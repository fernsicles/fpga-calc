==> flow/design.v <==
module ALU(
	input logic[2:0] i_op,
	input logic[7:0] i_x,
	input logic[7:0] i_y,
	output wire[7:0] o_result
	);
	always_comb
	begin
		case(i_op)
			0: o_result = i_x + i_y;
			1: o_result = i_x - i_y;
			2: o_result = i_x & i_y;
			3: o_result = ~(i_x | i_y);
			4: o_result = i_x ^ i_y;
			5: o_result = i_x << i_y;
			6: o_result = i_x >> i_y;
			7: o_result = i_x >>> i_y;
		endcase
	end
endmodule
module debounce(
	input i_clk,
	input [WIDTH - 1:0] i_btn,
	output [WIDTH - 1:0] o_btn
	);
	parameter WIDTH = 1;
	parameter WAIT = 18;
	logic[WIDTH - 1:0] sync;
	logic[WIDTH - 1:0] cur_state;
	logic[WIDTH - 1:0] prev_state;
	logic[WAIT - 1:0] counter;
	logic[WIDTH - 1:0] debounced;
	always_ff @(posedge i_clk)
		{prev_state, cur_state, sync} <= {cur_state, sync, i_btn};
	always_ff @(posedge i_clk)
		if(counter == 0)
		begin
			debounced <= cur_state;
			counter <= ~0;
		end else
			counter <= counter - 1'b1;
	assign o_btn = debounced;
endmodule
module top(
	input i_clk,
	input [10:0] i_btn,
	output [11:0] o_led
	);
	typedef enum logic[2:0] {S_OP, S_REG_SEL, S_REG_EDIT, S_X_REG_SEL, S_Y_REG_SEL, S_RES_REG_SEL, S_RES} states;
	states state;
	logic[2:0] op;
	logic[7:0] x;
	logic[7:0] y;
	logic[7:0] res;
	logic[2:0] x_reg;
	logic[2:0] y_reg;
	logic[2:0] res_reg;
	logic[2:0] sel_reg;
	logic[7:0] reg0;
	logic[7:0] reg1;
	logic[7:0] reg2;
	logic[7:0] reg3;
	logic[7:0] reg4;
	logic[7:0] reg5;
	logic[7:0] reg6;
	logic[7:0] reg7;
	logic[10:0] prev_btn;
	logic[10:0] button_events;
	wire[10:0] btn_debounced;
	logic[11:0] led_state;
	debounce #(11) debouncer0(i_clk, i_btn, btn_debounced);
	ALU alu0(op, x, y, res);
	always_comb begin
		case(x_reg)
			0: x = reg0;
			1: x = reg1;
			2: x = reg2;
			3: x = reg3;
			4: x = reg4;
			5: x = reg5;
			6: x = reg6;
			7: x = reg7;
		endcase
		case(y_reg)
			0: y = reg0;
			1: y = reg1;
			2: y = reg2;
			3: y = reg3;
			4: y = reg4;
			5: y = reg5;
			6: y = reg6;
			7: y = reg7;
		endcase
	end
	always_ff @(posedge i_clk) begin
		button_events <= prev_btn & ~btn_debounced;
		prev_btn <= btn_debounced;
	end
	always_ff @(posedge i_clk)
	begin
		case(state)
			S_OP: begin
				op <= op ^ button_events[2:0];
				led_state <= {9'b0, op};
				if(button_events[8])
					state <= S_REG_SEL;
			end
			S_REG_SEL: begin
				sel_reg <= sel_reg ^ button_events[2:0];
				led_state <= {9'b000100000, sel_reg};
				if(button_events[8])
					state <= S_X_REG_SEL;
				if(button_events[9])
					state <= S_REG_EDIT;
			end
			S_REG_EDIT: begin
				case(sel_reg)
					0: {led_state[7:0], reg0} <= {2{reg0 ^ button_events[7:0]}};
					1: {led_state[7:0], reg1} <= {2{reg1 ^ button_events[7:0]}};
					2: {led_state[7:0], reg2} <= {2{reg2 ^ button_events[7:0]}};
					3: {led_state[7:0], reg3} <= {2{reg3 ^ button_events[7:0]}};
					4: {led_state[7:0], reg4} <= {2{reg4 ^ button_events[7:0]}};
					5: {led_state[7:0], reg5} <= {2{reg5 ^ button_events[7:0]}};
					6: {led_state[7:0], reg6} <= {2{reg6 ^ button_events[7:0]}};
					7: {led_state[7:0], reg7} <= {2{reg7 ^ button_events[7:0]}};
				endcase
				led_state[11:8] <= 4'b0010;
				if(button_events[9])
					state <= S_REG_SEL;
			end
			S_X_REG_SEL: begin
				x_reg <= x_reg ^ button_events[2:0];
				led_state <= {9'b001100000, x_reg};
				if(button_events[8])
					state <= S_Y_REG_SEL;
			end
			S_Y_REG_SEL: begin
				y_reg <= y_reg ^ button_events[2:0];
				led_state <= {9'b010000000, y_reg};
				if(button_events[8])
					state <= S_RES_REG_SEL;
			end
			S_RES_REG_SEL: begin
				res_reg <= res_reg ^ button_events[2:0];
				led_state <= {9'b010100000, res_reg};
				if(button_events[8])
					state <= S_RES;
			end
			S_RES: begin
				led_state <= {4'b0110, res};
				if(button_events[10]) begin
					case(res_reg)
						0: reg0 <= res;
						1: reg1 <= res;
						2: reg2 <= res;
						3: reg3 <= res;
						4: reg4 <= res;
						5: reg5 <= res;
						6: reg6 <= res;
						7: reg7 <= res;
					endcase
				end
				if(button_events[8])
					state <= S_OP;
			end
		endcase
	end
	assign o_led = {led_state[11:8], ~led_state[7:0]};
endmodule
=== Reports on top ===
The steps from the RTL of top to its reports follow in flow order.
Line numbers count from 1 in the design file above.
Operators: Yosys type, input widths -> output width; for muxes data width and select width s.
Library cell names are shortened.
Not given: --

* Top module: top
* Clock input: i_clk
* Library: sky130hd
* Library corner: tt_025C_1v80

=== Word-level counts ===
Yosys after proc, flatten, opt, wreduce and memory -nomap, before mapping. Memory bits, and registers merged into a memory's read port (data or address), are not among the register bits. Print and check cells are not counted. Equal cells are merged and count once.

* Eq/ne operators: 65
* Reduce/logical cells: 18
* Muxes and demuxes: 47
* Shift-type cells: 3
* Bitwise gates (word level): 20
* Add/sub/neg operators: 3

{| class="wikitable"
|+ Operators with widths
! operator !! count
|-
| $pmux 8 s8 || 4
|-
| $mux 8 || 24
|-
| $pmux 8 s2 || 8
|-
| $xor 8x8->8 || 9
|-
| $eq 3x3->1 const B || 23
|-
| $pmux 8 s7 || 1
|-
| $ne 2x2->1 const B || 23
|-
| $eq 3x2->1 const B || 12
|-
| $reduce_and 4->1 || 8
|-
| $pmux 4 s7 || 1
|-
| $mux 3 || 8
|-
| $pmux 3 s7 || 1
|-
| $sub 18x1->18 const B || 1
|-
| $logic_not 18->1 || 1
|-
| $eq 3x1->1 const B || 6
|-
| $logic_not 3->1 || 6
|-
| $not 8->8 || 2
|-
| $xor 3x3->3 || 5
|-
| $and 11x11->11 || 1
|-
| $not 11->11 || 1
|-
| $add 8x8->8 || 1
|-
| $sub 8x8->8 || 1
|-
| $and 8x8->8 || 1
|-
| $or 8x8->8 || 1
|-
| $shl 8x8->8 || 1
|-
| $shr 8x8->8 || 1
|-
| $sshr 8x8->8 || 1
|-
| $reduce_and 8->1 || 1
|}

Not listed: further kinds 3, cells in them 3.

* Output and inout bits: 12
* Word-level cells: 177
* Bits in registers: 167

=== Depth ===
Yosys ltp: most cells in a row. Word level: on the elaborated netlist, between registers, memories and ports. Mapped: between sequential cells and ports; inverters and the memories' decode and read muxes count.

* Depth after elaboration: 8
* ABC_AREA: 0
* Gate-level depth with buffers: 20

=== Netlist ===
The flow's flattened synthesis, as Yosys stat reports it; memories are mapped. The netlist is that of the ABC_AREA named above (0 if unset); the other value can give another one.
The area totals of this step are shown rounded.

{| class="wikitable"
|+ Cell types
! cell type !! count
|-
| edfxtp_1 || 106
|-
| dfxtp_1 || 64
|-
| xnor2_1 || 70
|-
| mux4_2 || 18
|-
| mux2i_1 || 35
|-
| xor2_1 || 36
|-
| ha_1 || 25
|-
| nand2_1 || 69
|-
| a21oi_1 || 39
|-
| o21ai_0 || 37
|-
| o21ai_1 || 34
|-
| o211ai_1 || 22
|-
| nor2_1 || 42
|-
| nor2b_1 || 23
|-
| clkbuf_1 || 35
|-
| inv_1 || 35
|-
| nand3_1 || 25
|-
| nor3_1 || 23
|}

Not listed: further types 75, cells in them 267.

* Flip-flop cells: 170
* Area of sequential cells: 4460 um^2
* Standard cells after synthesis: 1005
* Mapped area: 10400 um^2

By module: a second synthesis without flattening, with its own total; a netlist apart from the flattened one above.

* Cell total of the unflattened synthesis: 988
* Area total of the unflattened synthesis: 9850 um^2

Each row is one instance without its submodules.

{| class="wikitable"
|+ Modules
! module !! cells !! instances !! area (um^2) !! sequential area (um^2)
|-
| top || 676 || 1 || 6850 || 3330
|-
| debounce #(WIDTH=11) || 106 || 1 || 1510 || 1130
|-
| ALU || 206 || 1 || 1490 || 0.0
|}

=== Path before layout ===
Source: OpenSTA report_checks on the synthesized netlist (no wires, ideal clock, input and output delay 20% of the period each), path of least setup slack; recovery checks are left aside. Register names are those of the netlist, which keeps one name where synthesis merged equal registers.

* Path kind: register -> register
* Start: register y_reg[1]
* End: register reg3[7]
* Clock period: 7330 ps
* Arrival: 3685 ps
* Delay of the path: 3971 ps
* Library setup time: 286 ps
* Launch time at the first pin: 0 ps
* Path buffers: 3
* Setup slack: 3359 ps
* Required time: 7044 ps
* Stages: 21
* Synthesis period reached: 3971 ps

"delay of the path" = arrival - input delay + setup time.
"stages" counts driving pins, that of a launching flip-flop among them; a cell with two outputs on the path counts twice.
"synthesis period reached" = period - worst setup slack (recovery checks aside). The figure is calculated, with input and output delays left at 20% of the set period.
Between the ends stands the longest chain of elaborated cells between them, by number of cells; it is not shown to be the way that was timed. Of several equally long chains one is given.
Each line given opens the expression or statement behind the cell; cells for indexed reads and writes are added by Yosys, which also makes memories of some case tables.

* Cell sequence: edfxtp_1 -> or2_1 -> buf_2 -> o22ai_1 -> a211oi_1 -> or2_1 -> buf_2 -> clkbuf_1 -> ha_1 -> nand2_1 -> o21ai_0 -> inv_1 -> ha_1 -> nor2b_1 -> o211ai_1 -> nand3_1 -> a31oi_1 -> xnor2_1 -> nor4b_1 -> nor4_4 -> a22oi_1
* Length of the longest elaborated chain: 8
* Elaborated cells on any way between the ends: 22
* Source lines of those cells: 13
* Those cells by class: 2 x add/sub; 7 x eq/ne; 3 x shift; 5 x mux; 4 x logic; 1 x reduce/logical

{| class="wikitable"
|+ RTL lines, path post-synthesis
! what !! RTL line !! RTL
|-
| from (decl) || 56 || <nowiki>logic[2:0] y_reg;</nowiki>
|-
| from (assign) || 138 || <nowiki>y_reg <= y_reg ^ button_events[2:0];</nowiki>
|-
| $eq 3x3->1 || 84 || <nowiki>case(y_reg)</nowiki>
|-
| $pmux 8 s8 || 84 ||
|-
| $or 8x8->8 || 13 || <nowiki>3: o_result = ~(i_x | i_y);</nowiki>
|-
| $not 8->8 || 13 ||
|-
| $pmux 8 s8 || 9 || <nowiki>case(i_op)</nowiki>
|-
| $mux 8 || 152 || <nowiki>case(res_reg)</nowiki>
|-
| $mux 8 || 151 || <nowiki>if(button_events[10]) begin</nowiki>
|-
| $pmux 8 s2 || 101 || <nowiki>case(state)</nowiki>
|-
| to (assign) || 156 || <nowiki>3: reg3 <= res;</nowiki>
|-
| to (decl) || 62 || <nowiki>logic[7:0] reg3;</nowiki>
|}

=== Timing after layout ===
Path of least setup slack in the final report of run 1 (OpenROAD, finished layout, wires in). Where an end is a register, its clock arrival counts in the times.
The report prints the path's times to 10 ps; the period is as set.

* Path kind: register -> register
* Start: register y_reg[1]
* End: register reg7[7]
* Arrival: 5210 ps
* Clock period: 5720 ps
* Stages: 18
* Required time: 5860 ps
* Path buffers: 0
* Setup slack: 650 ps
* Library setup time: 290 ps
* Launch time at the first pin: 440 ps

Between the ends stands the longest chain of elaborated cells between them, by number of cells; it is not shown to be the way that was timed. Of several equally long chains one is given.

* Cell sequence: edfxtp_1 -> or2_1 -> nor2_1 -> a211o_1 -> nand3_4 -> ha_1 -> nand2_1 -> o21ai_0 -> inv_1 -> ha_1 -> nor2b_1 -> o211ai_1 -> nand3_1 -> a31oi_1 -> xnor2_1 -> nor4b_1 -> nor4_4 -> a22oi_1
* Length of the longest elaborated chain: 8
* Elaborated cells on any way between the ends: 22
* Source lines of those cells: 13
* Those cells by class: 2 x add/sub; 7 x eq/ne; 3 x shift; 5 x mux; 4 x logic; 1 x reduce/logical

{| class="wikitable"
|+ RTL lines, path post-layout
! what !! RTL line !! RTL
|-
| from (decl) || 56 || <nowiki>logic[2:0] y_reg;</nowiki>
|-
| from (assign) || 138 || <nowiki>y_reg <= y_reg ^ button_events[2:0];</nowiki>
|-
| $eq 3x3->1 || 84 || <nowiki>case(y_reg)</nowiki>
|-
| $pmux 8 s8 || 84 ||
|-
| $or 8x8->8 || 13 || <nowiki>3: o_result = ~(i_x | i_y);</nowiki>
|-
| $not 8->8 || 13 ||
|-
| $pmux 8 s8 || 9 || <nowiki>case(i_op)</nowiki>
|-
| $mux 8 || 152 || <nowiki>case(res_reg)</nowiki>
|-
| $mux 8 || 151 || <nowiki>if(button_events[10]) begin</nowiki>
|-
| $pmux 8 s2 || 101 || <nowiki>case(state)</nowiki>
|-
| to (assign) || 160 || <nowiki>7: reg7 <= res;</nowiki>
|-
| to (decl) || 66 || <nowiki>logic[7:0] reg7;</nowiki>
|}

## Implementation results

Top module top; platform sky130hd; tools Yosys and OpenROAD; 2 stored runs in no particular order. Input and output delays are each 20% of the period that was set; the output load is 0.01 pF.
"clock period reached": clock period set for the run, less the worst setup slack. It is reckoned from that one timing run; input and output delays stay at 20% of the period that was set.
By "critical setup path time" is meant the share of the clock period that the worst setup path is allowed (20% is reserved at inputs, 20% at outputs), minus its slack. Clock arrival times at its registers enter into it.
"critical setup path time" is given in steps of 10 ps.
Results are given in rounded form.

=== Run 1 ===
{| class="wikitable"
! Setting !! Value
|-
| period_ns || 5.72
|-
| CORE_UTILIZATION || 50
|-
| SETUP_SLACK_MARGIN || 0.39
|-
| CORE_MARGIN || 7
|-
| TNS_END_PERCENT || 5
|-
| ABC_AREA || 0
|-
| GPL_ROUTABILITY_DRIVEN || 0
|-
| CTS_CLUSTER_SIZE || 24
|-
| SLEW_MARGIN || 5
|-
| MIN_ROUTING_LAYER || met1
|-
| CAP_MARGIN || 20
|-
! Result !! Value
|-
| Yosys chip area after synthesis || 10400 um^2
|-
| Area inside the die boundary || 25100 um^2
|-
| Standard-cell area of the final layout || 11400 um^2
|-
| Worst setup slack after layout || 652 ps
|-
| Total negative setup slack || 0 ps
|-
| Post-route worst hold slack || 323 ps
|-
| Clock period reached || 5068 ps
|-
| Critical setup path time || 5070 ps
|-
| Worst setup path kind || register -> register
|}

=== Run 2 ===
{| class="wikitable"
! Setting !! Value
|-
| period_ns || 6.62
|-
| CORE_UTILIZATION || 66
|-
| SETUP_SLACK_MARGIN || 1.86
|-
| PLACE_DENSITY_LB_ADDON || 0.09
|-
| CORE_ASPECT_RATIO || 0.99
|-
| CELL_PAD_IN_SITES_GLOBAL_PLACEMENT || 3
|-
| GPL_ROUTABILITY_DRIVEN || 1
|-
| CAP_MARGIN || 15
|-
| CORE_MARGIN || 2
|-
| SLEW_MARGIN || 20
|}
Unfinished; error FLW-0024 in placement.
